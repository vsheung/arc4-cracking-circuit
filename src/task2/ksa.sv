==> flow/design.v <==
module ksa(input logic clk, input logic rst_n,
           input logic en, output logic rdy,
           input logic [23:0] key,
           output logic [7:0] addr, input logic [7:0] rddata, output logic [7:0] wrdata, output logic wren);
initial rdy = 1'b0;
reg [4:0] seq_flag;
reg addr_plus_flag;
reg write_or_nah;
reg [7:0] j, j_new, temp_addr, si, sj, count;
reg stop;
initial begin
    write_or_nah = 0;
    j = 8'b00000000;
    seq_flag = 5'b00000;
    temp_addr = 8'b00000000;
    si = 8'b00000000;
    sj = 8'b00000000;
    addr = 8'b00000000;
    addr_plus_flag = 1'b0;
    wrdata = 8'b00000000;
    stop = 0;
    count =0;
end
always @(posedge clk or negedge rst_n) begin 
    if (rst_n == 0) begin
        stop = 0;
        count =0;
        write_or_nah <=0;
        j <= 0;
        temp_addr <=0;
        si = 8'b00000000;
        sj = 8'b00000000;
        addr = 8'b00000000;
        rdy <= 1'b0;
        wrdata <= 0;
        seq_flag <= 0;
        addr_plus_flag <= 0;
        addr <= 0;
    end else begin
    if (rdy == 1'b1) begin
        if (seq_flag == 31) begin
            seq_flag <= 0;
            addr_plus_flag <= 1;
            if (count == 255) begin
            rdy <= 1'b0;
            stop <= 1;
            write_or_nah = 0;
            end else begin
            addr <= addr + 1;
            count <= count + 1;
            rdy <= 1'b0;
            write_or_nah = 0;
            end
        end
        if (seq_flag < 31) begin
            if (seq_flag%5 ==4||seq_flag%5 ==3||seq_flag%5 ==2||seq_flag%5 ==1)
            rdy <= 1'b0;
            else
            rdy <= 1'b1;
            addr_plus_flag <= 0;
            seq_flag <= seq_flag + 1;
        end 
    end else begin
        if (addr <= 255 && en == 1 && stop == 0) begin
           if (seq_flag == 0) begin
           rdy <=1;
           if (en == 1) begin
           seq_flag <= seq_flag + 1;
           write_or_nah = 0;
           end
           end 
           else if (seq_flag == 5) begin
           rdy <=1;
           if (en == 1) begin
           si <= rddata;
           seq_flag <= seq_flag + 1;
           write_or_nah = 0;
           end
           end
           else if (seq_flag == 10) begin
           rdy <=1;
           if (en == 1) begin
           if (addr%3 == 0)
                j <= (j + si + key[23:16])%256;
           else if (addr%3 == 1)
                j <= (j + si + key[15:8])%256;
           else  
                j <= (j + si + key[7:0])%256;
           seq_flag <= seq_flag + 1;
           write_or_nah = 0;
           end
           end
           else if (seq_flag == 15) begin 
           rdy <=1;
           if (en == 1) begin
           temp_addr <= addr;
           addr <= j;
           seq_flag <= seq_flag + 1;
           write_or_nah = 0;
           end
           end
           else if (seq_flag == 20) begin
           rdy <=1;
           if (en == 1) begin
           sj <= rddata; 
           seq_flag <= seq_flag + 1;
           write_or_nah = 0;
           end
           end
           else if (seq_flag == 25) begin
           rdy <=1;
           if (en == 1) begin
           wrdata <= si;
           seq_flag <= seq_flag + 1;
           write_or_nah = 1;
           end
           end
           else if (seq_flag == 30) begin
           rdy <=1;
           if (en == 1) begin
           addr <= temp_addr;
           wrdata <= sj;
           seq_flag <= seq_flag + 1;
           write_or_nah = 1;
           end
           end
           else if (seq_flag !=30 &&seq_flag !=25&&seq_flag !=20 &&seq_flag !=15 &&seq_flag !=10 &&seq_flag !=5 &&seq_flag !=0) begin
           if (en == 1) begin
           seq_flag <= seq_flag + 1;
           write_or_nah = 0;
           end
           end
end
end
end
end
always_comb begin
    if ( en == 1'b1 && write_or_nah == 1'b1)
        wren = 1'b1;
    else 
        wren = 1'b0;
end
endmodule: ksa
## Reports on ksa

The steps from the RTL of ksa to its reports follow in flow order.
Line numbers count from 1 in the design file above.
Library cell names are shortened.
A cell with -- has no value.

- Top: ksa
- Clock: clk
- Standard-cell library: sky130hd
- Library corner: tt_025C_1v80

## Word-level counts

Counts by Yosys on the flattened word-level netlist (proc, flatten, opt, wreduce; memories kept). Register bits leave out memories and registers merged into their read ports (data or address). Print and check cells are left out. Cells with the same type and inputs are merged into one.

- Register bits: 64

- $add $sub $neg: 7
- Divide/modulo/power cells: 2
- Magnitude comparators: 2
- Eq/ne operators: 31
- Mux-type cells: 58
- Bitwise operators: 8
- Reductions and logical operators: 29

Operators with widths:

| cell | count |
|---|---|
| 8-bit 2-to-1 mux | 19 |
| 5-bit by 3-bit modulo with 32-bit output (second input constant) | 1 |
| 5-bit 2-to-1 mux | 13 |
| 32-bit by 1-bit equality test with 1-bit output (second input constant) | 2 |
| 32-bit by 2-bit equality test with 1-bit output (second input constant) | 2 |
| 8-bit by 2-bit modulo with 32-bit output (second input constant) | 1 |
| 32-bit by 3-bit equality test with 1-bit output (second input constant) | 1 |
| 32-bit logical NOT | 1 |
| 8-bit adder | 4 |
| 1-bit 2-to-1 mux | 26 |
| 5-bit equality test (second input constant) | 4 |
| 5-bit inequality test (second input constant) | 4 |
| 8-bit by 1-bit adder with 8-bit output (second input constant) | 2 |
| 2-bit inequality test (second input constant) | 6 |
| 3-bit AND reduction | 4 |
| 11-bit AND reduction | 1 |
| 10-bit AND reduction | 1 |
| 5-bit by 4-bit equality test with 1-bit output (second input constant) | 2 |
| 5-bit by 4-bit inequality test with 1-bit output (second input constant) | 2 |
| 1-bit logical AND | 9 |
| 3-bit inequality test (second input constant) | 3 |
| 9-bit nonzero test | 1 |
| 1-bit NOT | 8 |
| 8-bit <= comparator (second input constant) | 1 |
| 8-bit equality test (second input constant) | 1 |
| 8-bit AND reduction | 1 |
| 7-bit AND reduction | 1 |
| 6-bit AND reduction | 1 |

Not listed: further kinds 12, cells in them 15.

## Longest topological paths

Longest topological path by Yosys (ltp), each cell counted once; first at word level (registers and memories cut), then after technology mapping (sequential cells cut; the memories' decode and read muxes count).

- Word-level depth: 17
- ABC_AREA: 0
- Depth in mapped cells: 42
- Mapped depth without buffers: 34

## Netlist

Source: synth_stat.txt of the flow (Yosys; design flattened, memories mapped). It holds for the ABC_AREA given above (unset counts as 0); a run with the other value may have another netlist.

Cell types:

| cell type | count | area in all (sq um) |
|---|---|---|
| dfrtp_1 | 64 | 1.6E+03 |
| ha_1 | 32 | 400.384 |
| mux2_2 | 28 | 315.302 |
| nand2_1 | 81 | 304.042 |
| o21ai_0 | 49 | 245.235 |
| mux2i_1 | 23 | 230.221 |
| a21oi_1 | 41 | 205.197 |
| xnor2_1 | 20 | 175.168 |
| nor2_1 | 35 | 131.376 |
| nand3_1 | 22 | 110.106 |
| clkbuf_1 | 26 | 97.594 |
| xor2_1 | 11 | 96.342 |
| a21o_1 | 10 | 75.072 |
| inv_1 | 20 | 75.072 |
| nor2b_1 | 11 | 68.816 |
| buf_6 | 4 | 45.043 |
| nor3b_1 | 6 | 45.043 |
| nand2b_1 | 7 | 43.792 |

Other cell types: 60; their cells: 136.

- Cells in the netlist: 626
- Synthesis area: 5410.2 sq um
- Mapped flip-flops: 64
- Buffer cells: 37

## Worst setup path after synthesis

OpenSTA on the mapped netlist: ideal clock, no wires. The path of least setup slack (recovery checks aside). Input and output delay are each 20% of the period. Register names are those of the netlist, which keeps one name where synthesis merged equal registers.

- Kind: register to register
- From: register addr[6]
- To: register j[7]
- Period: 17.4 ns
- Library setup time: 0.079 ns
- Launch time at the first pin: 0.000 ns
- Data arrival time: 7.862 ns
- Required time: 17.321 ns
- Slack: 9.459 ns
- Delay of the path: 7.941 ns
- Driving pins on the path: 40
- Buffers on the path: 7
- Synthesis period reached: 7.941 ns

"delay of the path" = arrival - input delay + setup time.
"driving pins on the path" counts driving pins, that of a launching flip-flop among them; a cell with two outputs on the path counts twice.
"synthesis period reached" = period - worst setup slack (recovery checks aside). The figure is calculated, with input and output delays left at 20% of the set period.
Between the ends stands the longest chain of elaborated cells between them, by number of cells; it is not shown to be the way that was timed. Of several equally long chains one is given.
Each line given opens the expression or statement behind the cell; cells for indexed reads and writes are added by Yosys, which also makes memories of some case tables.
At most two assigning lines are given for a register; there are more.

- Cell sequence: dfrtp_1 buf_4 clkbuf_1 clkbuf_1 ha_1 buf_2 and4b_1 a211oi_2 and2_1 buf_6 mux4_2 o21ai_0 ha_1 a31oi_1 o31ai_1 a21oi_2 buf_2 and3_1 [... 4 more ...] a221o_1 or2_1 buf_6 mux2_4 ha_1 a21o_1 a21o_1 a21o_1 a21oi_1 o21bai_1 a21oi_1 xnor2_1 xor2_1 nand2_1 nor4_1 a41oi_2 o211ai_2 xor2_1
- Length of the longest elaborated chain: 4

Ends and longest elaborated chain, post-synthesis:

| item | RTL line | text |
|---|---|---|
| start, declared | 4 | `output logic [7:0] addr, input logic [7:0] rddata, output logic [7:0] wrdata, output logic wren);` |
| start, assigned | 49 | `addr <= addr + 1;` |
| start, assigned | 97 | `addr <= j;` |
| 8-bit by 2-bit modulo with 32-bit output | 85 | `else if (addr%3 == 1)` |
| 32-bit by 1-bit equality test with 1-bit output | 85 |  |
| 8-bit 2-to-1 mux | 85 |  |
| 8-bit 2-to-1 mux | 83 | `if (addr%3 == 0)` |
| end, assigned | 84 | `j <= (j + si + key[23:16])%256;` |
| end, assigned | 86 | `j <= (j + si + key[15:8])%256;` |
| end, declared | 9 | `reg [7:0] j, j_new, temp_addr, si, sj, count;` |

## Worst path after layout

Path of least setup slack in the final report of job 1 (OpenROAD, finished layout, wires in). Where an end is a register, its clock arrival counts in the times.

- Kind: register to register
- From: register addr[7]
- To: register j[7]
- Period: 12.1 ns
- Library setup time: 0.08 ns
- Launch time at the first pin: 0.33 ns
- Data arrival time: 9.21 ns
- Required time: 12.35 ns
- Slack: 3.15 ns
- Driving pins on the path: 33
- Buffers on the path: 0

Between the ends stands the longest chain of elaborated cells between them, by number of cells; it is not shown to be the way that was timed. Of several equally long chains one is given.
At most two assigning lines are given for a register; there are more.

- Cell sequence: dfrtp_1 ha_1 and4b_1 a211oi_2 and2_1 mux4_2 o21ai_0 ha_1 a31oi_1 o31ai_1 a21oi_2 and3_1 xnor2_1 ha_1 or3b_4 a211o_1 a221o_1 or2_1 mux2_4 ha_1 a21o_1 a21o_1 a21o_1 a21oi_1 o21bai_1 a21oi_1 xnor2_1 xor2_1 nand2_1 nor4_1 a41oi_2 o211ai_2 xor2_1
- Length of the longest elaborated chain: 4

Ends and longest elaborated chain, post-layout:

| item | RTL line | text |
|---|---|---|
| start, declared | 4 | `output logic [7:0] addr, input logic [7:0] rddata, output logic [7:0] wrdata, output logic wren);` |
| start, assigned | 49 | `addr <= addr + 1;` |
| start, assigned | 97 | `addr <= j;` |
| 8-bit by 2-bit modulo with 32-bit output | 85 | `else if (addr%3 == 1)` |
| 32-bit by 1-bit equality test with 1-bit output | 85 |  |
| 8-bit 2-to-1 mux | 85 |  |
| 8-bit 2-to-1 mux | 83 | `if (addr%3 == 0)` |
| end, assigned | 84 | `j <= (j + si + key[23:16])%256;` |
| end, assigned | 86 | `j <= (j + si + key[15:8])%256;` |
| end, declared | 9 | `reg [7:0] j, j_new, temp_addr, si, sj, count;` |

Subject: flow runs of ksa

Hi,

Record of 2 stored runs of the RTL-to-layout flow on ksa, platform sky130hd. The runs are unordered. Constraints: input delay and output delay 20% of the set period each, output load 0.01 pF.
"period reached" = clock period - worst setup slack. The figure is calculated, with input and output delays left at 20% of the set period.
"worst path time" means the part of the period allowed to the worst setup path (the constraints hold back 20% at inputs and 20% at outputs) less its slack; where the path has registers, the arrival times of their clocks count too.

### Job 1

==> flow/run.sh <==
#!/bin/bash
# the make line also repeats the synthesis and layout settings of config.mk as NAME=value (left out here)
make -C /OpenROAD-flow-scripts/flow DESIGN_CONFIG=/design/flow/config.mk WORK_HOME=/design/flow/orfs CLKGATE_MAP_FILE= finish
==> flow/config.mk <==
export PLATFORM = sky130hd
export DESIGN_NAME = ksa
export DESIGN_NICKNAME = ksa
export VERILOG_FILES = /design/flow/design.v
export SDC_FILE = /design/flow/constraint.sdc
export NUM_CORES = 4
export LEC_CHECK = 0
export CAP_MARGIN = 20
export CORE_MARGIN = 2
export CORE_UTILIZATION = 52
export CTS_CLUSTER_SIZE = 31
export GPL_ROUTABILITY_DRIVEN = 1
export HOLD_SLACK_MARGIN = 0.24
export MAX_ROUTING_LAYER = met5
export MIN_ROUTING_LAYER = met1
export PLACE_DENSITY_LB_ADDON = 0.18
export SETUP_SLACK_MARGIN = 0.07
export SLEW_MARGIN = 20
==> flow/constraint.sdc <==
create_clock -name core_clock -period 12.1 [get_ports {clk}]
set_input_delay 2.4200 -clock core_clock [delete_from_list [all_inputs] [get_ports {clk}]]
set_output_delay 2.4200 -clock core_clock [all_outputs]
set_load 0.01 [all_outputs]

Results of job 1:
- Chip area in the Yosys report: 5410.2 sq um
- Overall die area: 11236.0 sq um
- Standard-cell area after layout: 6110.9 sq um
- Utilization in the final report: 59.7 %
- Lowest setup slack: 3.149 ns
- Total negative slack on setup checks: 0.000 ns
- Worst-case hold slack: 0.473 ns
- Period reached: 8.951 ns
- Worst path time: 8.95 ns
- Worst setup path type: register to register

### Job 2

==> flow/run.sh <==
#!/bin/bash
# the make line also repeats the synthesis and layout settings of config.mk as NAME=value (left out here)
make -C /OpenROAD-flow-scripts/flow DESIGN_CONFIG=/design/flow/config.mk WORK_HOME=/design/flow/orfs CLKGATE_MAP_FILE= finish
==> flow/config.mk <==
export PLATFORM = sky130hd
export DESIGN_NAME = ksa
export DESIGN_NICKNAME = ksa
export VERILOG_FILES = /design/flow/design.v
export SDC_FILE = /design/flow/constraint.sdc
export NUM_CORES = 4
export LEC_CHECK = 0
export CAP_MARGIN = 20
export CORE_MARGIN = 2
export CORE_UTILIZATION = 40
export SLEW_MARGIN = 20
==> flow/constraint.sdc <==
create_clock -name core_clock -period 5.45 [get_ports {clk}]
set_input_delay 1.0900 -clock core_clock [delete_from_list [all_inputs] [get_ports {clk}]]
set_output_delay 1.0900 -clock core_clock [all_outputs]
set_load 0.01 [all_outputs]

Results of job 2:
- Chip area in the Yosys report: 5410.2 sq um
- Overall die area: 14472.1 sq um
- Standard-cell area after layout: 7303.2 sq um
- Utilization in the final report: 55.1 %
- Lowest setup slack: -1.105 ns
- Total negative slack on setup checks: -2.016 ns
- Worst-case hold slack: 0.458 ns
- Period reached: 6.555 ns
- Worst path time: 6.55 ns
- Worst setup path type: register to register

Regards
