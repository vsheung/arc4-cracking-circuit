==> flow/design.v <==
module prga(input logic clk, input logic rst_n,
            input logic en, output logic rdy,
            input logic [23:0] key,
            output logic [7:0] s_addr, input logic [7:0] s_rddata, output logic [7:0] s_wrdata, output logic s_wren,
            output logic [7:0] ct_addr, input logic [7:0] ct_rddata,
            output logic [7:0] pt_addr, input logic [7:0] pt_rddata, output logic [7:0] pt_wrdata, output logic pt_wren);
initial rdy = 1'b0;
reg [6:0] seq_flag;
reg write_or_nah_pt, write_or_nah_s;
reg [7:0] i, j, k, temp_addr, comb_addr, si, sj, scomb_add, ciphertext;
reg [7:0] pad;
assign s_wren = write_or_nah_s? 1:0;
assign pt_wren = write_or_nah_pt? 1:0;
initial begin
    write_or_nah_pt <= 0;
    write_or_nah_s <= 0;
    i <= 8'b00000000;
    j <= 8'b00000000;
    k <= 8'b00000010;
    seq_flag <= 6'b000000;
    temp_addr <= 8'b00000000;
    si <= 8'b00000000;
    sj <= 8'b00000000;
    scomb_add <= 8'b00000000;
    s_addr <= 8'b00000000;
    ct_addr <= 8'b00000001;
    pt_addr <= 8'b00000001;
    comb_addr <= 8'b00000000;
    s_wrdata <= 8'b00000000;
    pt_wrdata <= 8'b00000000;
end
always @(posedge clk or negedge rst_n) begin 
    if (rst_n == 0) begin
        rdy <= 1'b0;
        write_or_nah_pt <= 0;
        write_or_nah_s <= 0;
        i <= 8'b00000000;
        j <= 8'b00000000;
        k <= 8'b00000010;
        seq_flag <= 6'b000000;
        temp_addr <= 8'b00000000;
        si <= 8'b00000000;
        sj <= 8'b00000000;
        scomb_add <= 8'b00000000;
        s_addr <= 8'b00000000;
        ct_addr <= 8'b00000001;
        pt_addr <= 8'b00000001;
        comb_addr <= 8'b00000000;
        s_wrdata <= 8'b00000000;
        pt_wrdata <= 8'b00000000;
    end else begin
    if (rdy == 1'b1) begin
        if (seq_flag == 126) begin
            seq_flag <= 0;
            s_addr <= s_addr + 1;
            ct_addr <= ct_addr + 1;
            pt_addr <= pt_addr + 1;
            rdy <= 1'b0;
            write_or_nah_pt <= 0;
            write_or_nah_s <= 0;
        end
        if (seq_flag < 126) begin
            if (seq_flag%5 ==4||seq_flag%5 ==3||seq_flag%5 ==2||seq_flag%5 ==1)
            rdy <= 1'b0;
            else
            rdy <= 1'b1;
            seq_flag <= seq_flag + 1;
        end 
    end else begin
        if (ct_addr <= k && en == 1) begin
           if (seq_flag == 0) begin
           rdy <=1;
           if (en == 1) begin
           temp_addr <= ct_addr;
           seq_flag <= seq_flag + 1;
           write_or_nah_pt = 0;
           write_or_nah_s = 0;
           end
           end 
           else if (seq_flag == 5) begin
           rdy <=1;
           if (en == 1) begin
           ct_addr <= 0;
           seq_flag <= seq_flag + 1;
           write_or_nah_pt = 0;
           write_or_nah_s = 0;
           end
           end 
           else if (seq_flag == 10) begin
           rdy <=1;
           if (en == 1) begin
           k <= ct_rddata;
           seq_flag <= seq_flag + 1;
           write_or_nah_pt = 0;
           write_or_nah_s = 0;
           end
           end 
           else if (seq_flag == 15) begin
           rdy <=1;
           if (en == 1) begin
           ct_addr <= temp_addr;
           i <= (i + 1)%256;
           seq_flag <= seq_flag + 1;
           write_or_nah_pt = 0;
           write_or_nah_s = 0;
           end
           end 
           else if (seq_flag == 20) begin
           rdy <=1;
           if (en == 1) begin
           s_addr <= i;
           seq_flag <= seq_flag + 1;
           write_or_nah_pt = 0;
           write_or_nah_s = 0;
           end
           end 
           else if (seq_flag == 25) begin
           rdy <=1;
           if (en == 1) begin
           si <= s_rddata;
           seq_flag <= seq_flag + 1;
           write_or_nah_pt = 0;
           write_or_nah_s = 0;
           end
           end
           else if (seq_flag == 30) begin
           rdy <=1;
           if (en == 1) begin
           j <= (j + si)%256;
           seq_flag <= seq_flag + 1;
           write_or_nah_pt = 0;
           write_or_nah_s = 0;
           end
           end
           else if (seq_flag == 35) begin
           rdy <=1;
           if (en == 1) begin
           s_addr <= j;
           seq_flag <= seq_flag + 1;
           write_or_nah_pt = 0;
           write_or_nah_s = 0;
           end
           end 
           else if (seq_flag == 40) begin
           rdy <=1;
           if (en == 1) begin
           sj <= s_rddata;
           seq_flag <= seq_flag + 1;
           write_or_nah_pt = 0;
           write_or_nah_s = 0;
           end
           end 
           else if (seq_flag == 45) begin
           rdy <=1;
           if (en == 1) begin
           s_wrdata <= si;
           seq_flag <= seq_flag + 1;
           write_or_nah_pt = 0;
           write_or_nah_s = 1;
           end
           end
           else if (seq_flag == 50) begin
           rdy <=1;
           if (en == 1) begin
           s_addr <= i;
           s_wrdata <= sj;
           seq_flag <= seq_flag + 1;
           write_or_nah_pt = 0;
           write_or_nah_s = 1;
           end
           end
           else if (seq_flag == 55) begin
           rdy <=1;
           if (en == 1) begin
           ct_addr <= temp_addr;
           seq_flag <= seq_flag + 1;
           write_or_nah_pt = 0;
           write_or_nah_s = 0;
           end
           end
           else if (seq_flag == 60) begin
           rdy <=1;
           if (en == 1) begin
           s_addr <= i;
           seq_flag <= seq_flag + 1;
           write_or_nah_pt = 0;
           write_or_nah_s = 0;
           end
           end 
           else if (seq_flag == 65) begin
           rdy <=1;
           if (en == 1) begin
           si <= s_rddata;
           seq_flag <= seq_flag + 1;
           write_or_nah_pt = 0;
           write_or_nah_s = 0;
           end
           end
           else if (seq_flag == 70) begin
           rdy <=1;
           if (en == 1) begin
           s_addr <= j;
           seq_flag <= seq_flag + 1;
           write_or_nah_pt = 0;
           write_or_nah_s = 0;
           end
           end 
           else if (seq_flag == 75) begin
           rdy <=1;
           if (en == 1) begin
           sj <= s_rddata;
           seq_flag <= seq_flag + 1;
           write_or_nah_pt = 0;
           write_or_nah_s = 0;
           end
           end
           else if (seq_flag == 80) begin
           rdy <=1;
           if (en == 1) begin
           comb_addr <= si + sj;
           seq_flag <= seq_flag + 1;
           write_or_nah_pt = 0;
           write_or_nah_s = 0;
           end
           end
           else if (seq_flag == 85) begin
           rdy <=1;
           if (en == 1) begin
           s_addr <= comb_addr;
           seq_flag <= seq_flag + 1;
           write_or_nah_pt = 0;
           write_or_nah_s = 0;
           end
           end
           else if (seq_flag == 90) begin
           rdy <=1;
           if (en == 1) begin
           scomb_add <= s_rddata;
           seq_flag <= seq_flag + 1;
           write_or_nah_pt = 0;
           write_or_nah_s = 0;
           end
           end
           else if (seq_flag == 95) begin
           rdy <=1;
           if (en == 1) begin
           ct_addr <= temp_addr;
           pad <= scomb_add;
           seq_flag <= seq_flag + 1;
           write_or_nah_pt = 0;
           write_or_nah_s = 0;
           end
           end
           else if (seq_flag == 100) begin
           rdy <=1;
           if (en == 1) begin
           ciphertext <= ct_rddata;
           seq_flag <= seq_flag + 1;
           write_or_nah_pt = 0;
           write_or_nah_s = 0;
           end
           end
           else if (seq_flag == 105) begin
           rdy <=1;
           if (en == 1) begin
           pt_wrdata <= pad ^ ciphertext;
           seq_flag <= seq_flag + 1;
           write_or_nah_pt = 1;
           write_or_nah_s = 0;
           end
           end
           else if (seq_flag == 110) begin
           rdy <=1;
           if (en == 1) begin
           temp_addr <= pt_addr;
           seq_flag <= seq_flag + 1;
           write_or_nah_pt = 0;
           write_or_nah_s = 0;
           end
           end
           else if (seq_flag == 115) begin
           rdy <=1;
           if (en == 1) begin
           ct_addr <= 0;
           pt_addr <= 0;
           seq_flag <= seq_flag + 1;
           write_or_nah_pt = 0;
           write_or_nah_s = 0;
           end
           end
           else if (seq_flag == 120) begin
           rdy <=1;
           if (en == 1) begin
           pt_wrdata <= k;
           seq_flag <= seq_flag + 1;
           write_or_nah_pt = 1;
           write_or_nah_s = 0;
           end
           end
           else if (seq_flag == 125) begin
           rdy <=1;
           if (en == 1) begin
           pt_addr <= temp_addr;
           ct_addr <= temp_addr;
           seq_flag <= seq_flag + 1;
           write_or_nah_pt = 0;
           write_or_nah_s = 0;
           end
           end
           else if (seq_flag !=125 &&
                    seq_flag !=120 && seq_flag !=115 && seq_flag !=110 && seq_flag !=105 &&
                    seq_flag !=100 && seq_flag !=95 && seq_flag !=90 && seq_flag !=85 && seq_flag !=80 &&
                    seq_flag !=75 && seq_flag !=70 && seq_flag !=65 &&
                    seq_flag !=60 && seq_flag !=55 && seq_flag !=50 &&
                    seq_flag !=45 && seq_flag !=40 && seq_flag !=35 &&
                    seq_flag !=30 && seq_flag !=25 && seq_flag !=20 &&
                    seq_flag !=15 && seq_flag !=10 && seq_flag !=5 &&
                    seq_flag !=0) begin
           if (en == 1) begin
           seq_flag <= seq_flag + 1;
           write_or_nah_pt = 0;
           write_or_nah_s = 0;
           end
           end
end
end
end
end
endmodule: prga
# ---- Step by step through the tools: prga
# What the tools print for prga, step after step.
# Lines are those of the file above, counted from 1.
# Operators carry their Yosys type and port widths (W data, S select, Z words).
# Library cell names are shortened.
# Not given: -
dict set report design {
  design {prga}
  clock {clk}
  lib {sky130hd}
  pvt_corner {tt_025C_1v80}
}

# ---- Elaborated design
# Counts by Yosys on the flattened word-level netlist (proc, flatten, opt, wreduce; memories kept). Register bits leave out memories and registers merged into their read ports (data or address). Print and check cells are left out. Cells with the same type and inputs are merged into one.
dict set report bits {
  output_inout_bits 43
  inputBits 51
  register_bits 130
  wordCells 531
}
dict set report classes {
  reduce_logical 59
  n_addsub 7
  div 1
  n_eq 152
  compare 2
  n_logic 23
  mux 268
}
# cell n
set ops {}
lappend ops {{$mux W8} 140}
lappend ops {{$mux W7} 32}
lappend ops {{$ne A2 B2 Y1 const B} 63}
lappend ops {{$ne A7 B7 Y1 const B} 16}
lappend ops {{$eq A7 B7 Y1 const B} 14}
lappend ops {{$mod A7 B3 Y32 const B} 1}
lappend ops {{$mux W1} 96}
lappend ops {{$eq A32 B2 Y1 const B} 2}
lappend ops {{$ne A4 B4 Y1 const B} 11}
lappend ops {{$eq A7 B6 Y1 const B} 6}
lappend ops {{$ne A7 B6 Y1 const B} 6}
lappend ops {{$ne A5 B5 Y1 const B} 8}
lappend ops {{$eq A32 B1 Y1 const B} 1}
lappend ops {{$eq A32 B3 Y1 const B} 1}
lappend ops {{$add A8 B1 Y8 const B} 4}
lappend ops {{$reduce_and A29 Y1} 1}
lappend ops {{$reduce_and A28 Y1} 1}
lappend ops {{$reduce_bool A28 Y1} 1}
lappend ops {{$reduce_bool A7 Y1} 4}
lappend ops {{$logic_and A1 B1 Y1} 26}
lappend ops {{$reduce_and A26 Y1} 1}
lappend ops {{$reduce_and A25 Y1} 1}
lappend ops {{$reduce_and A24 Y1} 1}
lappend ops {{$ne A6 B6 Y1 const B} 4}
lappend ops {{$ne A23 B23 Y1 const B} 1}
lappend ops {{$reduce_and A23 Y1} 1}
lappend ops {{$not A1 Y1} 22}
lappend ops {{$reduce_and A22 Y1} 1}
# Not listed: further kinds 27, cells in them 46.

# ---- Longest topological paths
# Yosys ltp: most cells in a row. Word level: on the elaborated netlist, between registers, memories and ports. Mapped: between sequential cells and ports; inverters and the memories' decode and read muxes count.
dict set report logic_depth {
  ltp_word 55
  abc_area 0
  depth_mapped 25
  depth_no_buf 21
}

# ---- Netlist
# Yosys stat after the flow's synthesis: flattened, memories mapped to cells. It holds for the ABC_AREA given above (unset counts as 0); a run with the other value may have another netlist.
# The area totals of this step are shown rounded.
dict set report mapped {
  mapped_cells 924
  sequential_area_mm2 0.0033
  ff_cells 130
  buffers 42
  area_mm2 0.0086
}
# type n area_total_um2
set types {}
lappend types {dfrtp_1 111 2.78E+03}
lappend types {mux2_2 50 563.04}
lappend types {edfxtp_1 16 480.461}
lappend types {ha_1 38 475.456}
lappend types {nand2_1 102 382.867}
lappend types {o21ai_0 71 355.341}
lappend types {xnor2_1 37 324.061}
lappend types {a21oi_1 55 275.264}
lappend types {mux2i_1 24 240.23}
lappend types {nor2_1 64 240.23}
lappend types {nand3_1 42 210.202}
lappend types {and3_1 20 125.12}
lappend types {inv_1 30 112.608}
lappend types {nand4_1 16 100.096}
lappend types {nor2b_1 16 100.096}
lappend types {clkbuf_1 25 93.84}
lappend types {a21o_1 12 90.086}
lappend types {xor2_1 10 87.584}
# Not listed: further types 72, cells in them 185.

# ---- Path before layout
# Path of least setup slack by OpenSTA after synthesis, without wires, with an ideal clock, recovery checks aside; 20% of the period is set as input and as output delay. Where synthesis merged equal registers, the netlist keeps one of their names.
dict set report synth_timing {
  path_kind {register to register}
  startpoint {register seq_flag[5]}
  endpoint {register rdy}
  arrival_time_ps 4852
  delay_ps 4983
  launch_ps 0
  setup_ps 131
  period_ps 5360
  setup_slack_ps 377
  stages 26
  required_ps 5229
  n_path_buf 4
  synth_period_reached_ps 4983
}
# "delay_ps" = arrival - input delay + setup time.
# "stages": output pins that drive a net of the path, with the launching flip-flop's if there is one; two outputs of one cell count as two.
# "synth_period_reached_ps" = period - worst setup slack (recovery checks aside). The figure is calculated, with input and output delays left at 20% of the set period.
# A register here has more assigning lines than the two given.
dict set report synth_between {
  cell_sequence {dfrtp_1 > buf_6 > inv_1 > ha_1 > inv_1 > ha_1 > nand2b_1 > buf_6 > o21a_1 > a22oi_2 > and3_1 > buf_6 > xnor2_1 > ha_1 > nand2_1 > or3_1 > o31ai_1 > or4_1 > mux2i_2 > and3_1 > buf_6 > nor3_1 > or4_1 > a21o_1 > a2111oi_4 > o221ai_2}
  cells_between 67
  lines_between 31
  classes_between {div (1); compare (1); eq/ne (30); mux (31); reduce/logical (4)}
}
# element line
set synth_lines {}
lappend synth_lines {{start: declaration} 8} ;# reg [6:0] seq_flag;
lappend synth_lines {{start: assignment} 67} ;# seq_flag <= seq_flag + 1;
lappend synth_lines {{start: assignment} 75} ;# seq_flag <= seq_flag + 1;
lappend synth_lines {{end: assignment} 34} ;# rdy <= 1'b0;
lappend synth_lines {{end: assignment} 58} ;# rdy <= 1'b0;
lappend synth_lines {{end: declaration} 2} ;# input logic en, output logic rdy,
# No chain of elaborated cells between the ends is given.

# ---- Worst path after layout
# Path of least setup slack in the final report of entry B (OpenROAD, finished layout, wires in). Where an end is a register, its clock arrival counts in the times.
# The path's times are printed in steps of 10 ps; the period is the one set.
dict set report layout_timing {
  path_kind {register to register}
  startpoint {register seq_flag[4]}
  endpoint {register rdy}
  n_path_buf 0
  period_ps 10300
  required_ps 10590
  arrival_time_ps 6620
  setup_ps 120
  setup_slack_ps 3960
  stages 22
  launch_ps 410
}
# A register here has more assigning lines than the two given.
dict set report layout_between {
  cell_sequence {dfrtp_1 > inv_1 > ha_1 > inv_1 > ha_1 > nand2b_1 > o21a_1 > a22oi_2 > and3_1 > xnor2_1 > ha_1 > nand2_1 > or3_1 > o31ai_1 > or4_1 > mux2i_2 > and3_1 > nor3_1 > or4_1 > a21o_1 > a2111oi_4 > o221ai_2}
  cells_between 67
  lines_between 31
  classes_between {div (1); compare (1); eq/ne (30); mux (31); reduce/logical (4)}
}
# element line
set layout_lines {}
lappend layout_lines {{start: declaration} 8} ;# reg [6:0] seq_flag;
lappend layout_lines {{start: assignment} 67} ;# seq_flag <= seq_flag + 1;
lappend layout_lines {{start: assignment} 75} ;# seq_flag <= seq_flag + 1;
lappend layout_lines {{end: assignment} 34} ;# rdy <= 1'b0;
lappend layout_lines {{end: assignment} 58} ;# rdy <= 1'b0;
lappend layout_lines {{end: declaration} 2} ;# input logic en, output logic rdy,
# No chain of elaborated cells between the ends is given.

# Stored flow runs of prga (2 of them; Yosys, OpenROAD, sky130hd). They differ in their settings and are not a sequence. Constraints: input delay and output delay 20% of the set period each, output load 0.01 pF.
# "worst_setup_path_time_ps": the worst setup path's part of the clock period (all of it between registers, 20% less for each end at a port) less its slack. A launch clock that arrives late makes it longer, a capture clock that arrives late makes it shorter.
# "power_uw": no workload was simulated; the value follows from the tool's default switching activity.
# "worst_setup_path_time_ps" is given in steps of 10 ps.
# Results are given in rounded form.
run="entry A" settings period_ns=5.76 CORE_UTILIZATION=50 SETUP_SLACK_MARGIN=0.68 PLACE_DENSITY_LB_ADDON=0.11 CELL_PAD_IN_SITES_DETAIL_PLACEMENT=2 TNS_END_PERCENT=30 CAP_MARGIN=15 MAX_ROUTING_LAYER="met4" CORE_MARGIN=2 SLEW_MARGIN=20
run="entry A" outcome="incomplete, placement halted on DPL-0033"
run="entry B" settings period_ns=10.3 CORE_UTILIZATION=33 SETUP_SLACK_MARGIN=1.46 PLACE_DENSITY=0.43 CORE_MARGIN=7 CELL_PAD_IN_SITES_GLOBAL_PLACEMENT=3 CTS_CLUSTER_SIZE=49 CTS_CLUSTER_DIAMETER=185 CAP_MARGIN=20 SLEW_MARGIN=35 MIN_ROUTING_LAYER="met1"
run="entry B" results dieArea_mm2=0.031 worst_setup_path_time_ps=6340 critical_path_kind="register to register" power_uw=1100 post_synth_area_mm2=0.0086 setup_ws_ps=4000 final_setup_tns_ps=0 final_stdcell_area_mm2=0.01
