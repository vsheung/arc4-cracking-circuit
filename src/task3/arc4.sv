==> flow/design.v <==
module arc4(input logic clk, input logic rst_n,
            input logic en, output logic rdy,
            input logic [23:0] key,
            output logic [7:0] ct_addr, input logic [7:0] ct_rddata,
            output logic [7:0] pt_addr, input logic [7:0] pt_rddata, output logic [7:0] pt_wrdata, output logic pt_wren);
    wire ksa_en, prga_en;
    wire [7:0] s_addr, s_wrdata, q;
    wire s_wren;
    wire rdy_init, wren_init;
    wire [7:0] addr_init, wrdata_init;
    wire rdy_ksa, wren_ksa;
    wire [7:0] addr_ksa, wrdata_ksa;
    wire rdy_prga, wren_prga;
    wire [7:0] addr_prga, wrdata_prga;
    wire [9:0] counter_out;
    counter counter1(counter_out, wren_ksa, rst_n, clk);
    s_mem s(s_addr, clk, s_wrdata, s_wren, q);
    init i(clk, rst_n, en, rdy_init, 
           addr_init, wrdata_init, wren_init);
    ksa k(clk, rst_n, ksa_en, rdy_ksa, 
           key, addr_ksa, q, wrdata_ksa, wren_ksa);
    prga p(clk, rst_n, prga_en, 
           rdy_prga, key, addr_prga,
           q, wrdata_prga, wren_prga,
           ct_addr, ct_rddata, pt_addr,
           pt_rddata, pt_wrdata, pt_wren);
    assign ksa_en = wren_init ? 0 : 1;
    assign prga_en = (counter_out > 765)? 1 : 0;
    assign s_addr = (wren_init == 1)? addr_init: ((counter_out > 765)? addr_prga: addr_ksa);
    assign s_wrdata = (wren_init == 1)? wrdata_init: ((counter_out > 765)? wrdata_prga: wrdata_ksa);
    assign s_wren = (wren_init == 1)? wren_init: ((counter_out > 765)? wren_prga: wren_ksa);
endmodule: arc4
module counter(out, enable, reset, clk);
input enable, reset, clk;
output reg [9:0] out;
initial out = 0;
always @(posedge clk) begin
    if (reset == 1'b0) begin
        out <= 10'b0000000000;
    end else begin
        if (enable == 1) begin
        out <= out + 1;
        end 
        end
end
endmodule
---- Reports on counter ----
The steps from the RTL of counter to its reports follow in flow order.
Line numbers count from 1 in the design file above.
Cell names lack the library's common part.
The mark -- stands for no value.
set-up
  top ..................................... counter
  clock input ............................. clk
  cell library ............................ sky130hd
  library corner .......................... tt_025C_1v80

---- After elaboration ----
Counts by Yosys on the flattened word-level netlist (proc, flatten, opt, wreduce; memories kept). Register bits leave out memories and registers merged into their read ports (data or address); mux counts leave out enables and synchronous resets folded into registers. Print and check cells are left out. Cells with the same type and inputs are merged into one.
storage and ports
  bits in registers ....................... 10
  bits of input ports ..................... 3
  output and inout port bits .............. 10
  cells after elaboration ................. 2
cells by class
  add/subtract/negate cells ............... 1
operator list
  cell                                    count
  adder 10 x 1 -> 10 bit with constant B  1

---- Depth ----
Depth = most cells in a row (Yosys ltp): at word level without a register or memory, in the mapped netlist without a sequential cell, where the memories' decode and read muxes count.
depth
  depth after elaboration ................. 1
  ABC_AREA ................................ 0
  depth in mapped cells ................... 4
  depth with buffers taken out ............ 4

---- Mapped cells and area ----
Yosys stat after the flow's synthesis: flattened, memories mapped to cells. It holds for the ABC_AREA given above (unset counts as 0); a run with the other value may have another netlist.
mapped netlist
  cell count .............................. 49
  chip area (Yosys) ....................... 462.9 um2
  sequential area ......................... 200.2 um2
  mapped flip-flops ....................... 10
  buffers ................................. 2
cells by type
  type      count  area in all (um2)
  dfxtp_1   10     200.192
  xnor2_1   3      26.275
  and2_1    4      25.024
  mux2i_1   2      20.019
  nand4_1   3      18.768
  a21boi_0  2      15.014
  nand2_1   4      15.014
  ha_1      1      12.512
  nand2b_1  2      12.512
  or3_1     2      12.512
  nand3_2   1      10.01
  o21ai_0   2      10.01
  o311ai_0  1      8.758
  o41ai_1   1      8.758
  xor2_1    1      8.758
  a21boi_1  1      7.507
  buf_4     1      7.507
  inv_1     2      7.507
Not listed: further types 6, cells in them 6.

---- Timing after synthesis ----
Source: OpenSTA report_checks on the synthesized netlist (no wires, ideal clock, input and output delay 20% of the period each), path of least setup slack; recovery checks are left aside. Register names are those of the netlist, which keeps one name where synthesis merged equal registers.
timing path after synthesis
  kind .................................... reg-to-reg
  start point ............................. register out[0]
  end point ............................... register out[6]
  period .................................. 1.36 ns
  library setup time ...................... 0.076 ns
  time at the first pin ................... 0.000 ns
  data arrival time ....................... 1.282 ns
  data required time ...................... 1.284 ns
  path slack .............................. 0.003 ns
  path delay .............................. 1.358 ns
  driving pins on the path ................ 5
  path buffers ............................ 0
  synthesis period reached ................ 1.357 ns
"path delay" = arrival - input delay + setup time.
"driving pins on the path" counts driving pins, that of a launching flip-flop among them; a cell with two outputs on the path counts twice.
"synthesis period reached" = period - worst setup slack (recovery checks aside). The figure is calculated, with input and output delays left at 20% of the set period.
Between the ends stands the longest chain of elaborated cells between them, by number of cells; it is not shown to be the way that was timed. Of several equally long chains one is given.
A line is the first line of the expression or statement that the cell stems from. Yosys adds cells for indexed reads and writes and turns some case tables into memories.
on the way, after synthesis
  cells stage by stage .................... dfxtp_1 > ha_1 > nand4_1 > or3_1 > a21boi_0
  cells in the longest elaborated chain ... 1
  elaborated cells on any way between the ends .. 1
  source lines of those cells ............. 1
  classes of those cells .................. add/sub (1)
ends and longest elaborated chain, after synthesis
  what                    line  source
  start: declaration      35    output reg [9:0] out;
  start: assignment       39    out <= 10'b0000000000;
  start: assignment       42    out <= out + 1;
  adder 10 x 1 -> 10 bit  42
  end: assignment         39
  end: assignment         42
  end: declaration        35

---- Timing after layout ----
Path of least setup slack in the final report of entry B (OpenROAD, finished layout, wires in). Where an end is a register, its clock arrival counts in the times.
timing path post-layout
  kind .................................... reg-to-output
  start point ............................. register out[4]
  end point ............................... output out[4]
  period .................................. 2.13 ns
  external output delay ................... 0.43 ns
  time at the first pin ................... 0.27 ns
  data arrival time ....................... 1.33 ns
  data required time ...................... 1.70 ns
  path slack .............................. 0.38 ns
  driving pins on the path ................ 2
  path buffers ............................ 1
on the way, post-layout
  cells stage by stage .................... dfxtp_1 > clkdlybuf4s50_1
  cells in the longest elaborated chain ... 0
  elaborated cells on any way between the ends .. 0
  source lines of those cells ............. 0
ends and longest elaborated chain, post-layout
  what                line  source
  start: declaration  35    output reg [9:0] out;
  start: assignment   39    out <= 10'b0000000000;
  start: assignment   42    out <= out + 1;
  end: declaration    35

Subject: flow runs of counter

Hi,

Module counter, platform sky130hd: 2 stored runs of the flow (Yosys, OpenROAD) with differing settings, in no particular order. Input and output delays are each 20% of the period that was set; the output load is 0.01 pF.
"reached clock period" means the clock period less the worst setup slack. The figure is calculated, with input and output delays left at 20% of the set period.

---- entry A ----
settings
  period_ns = 1.37
  CORE_UTILIZATION = 48
  PLACE_DENSITY_LB_ADDON = 0.18
  HOLD_SLACK_MARGIN = -0.03
  CORE_MARGIN = 6
  CELL_PAD_IN_SITES_GLOBAL_PLACEMENT = 0
  GPL_TIMING_DRIVEN = 0
  GPL_ROUTABILITY_DRIVEN = 0
  CTS_CLUSTER_DIAMETER = 318
  CAP_MARGIN = 20
  MAX_ROUTING_LAYER = met4
  SLEW_MARGIN = 20
results
  incomplete, floorplanning halted on PDN-0185

---- entry B ----
settings
  period_ns = 2.13
  CORE_UTILIZATION = 32
  CELL_PAD_IN_SITES_DETAIL_PLACEMENT = 2
  TNS_END_PERCENT = 85
  ABC_AREA = 0
  GPL_ROUTABILITY_DRIVEN = 1
  CAP_MARGIN = 20
  CORE_MARGIN = 2
  SLEW_MARGIN = 20
results
  reached clock period .................... 1.754 ns
  die size ................................ 1766.9 um2
  std-cell area (final layout) ............ 626.9 um2
  worst hold slack in the final report .... 0.512 ns
  smallest setup slack .................... 0.376 ns
  final setup TNS ......................... 0.000 ns
  area of the synthesized netlist ......... 462.9 um2

Regards
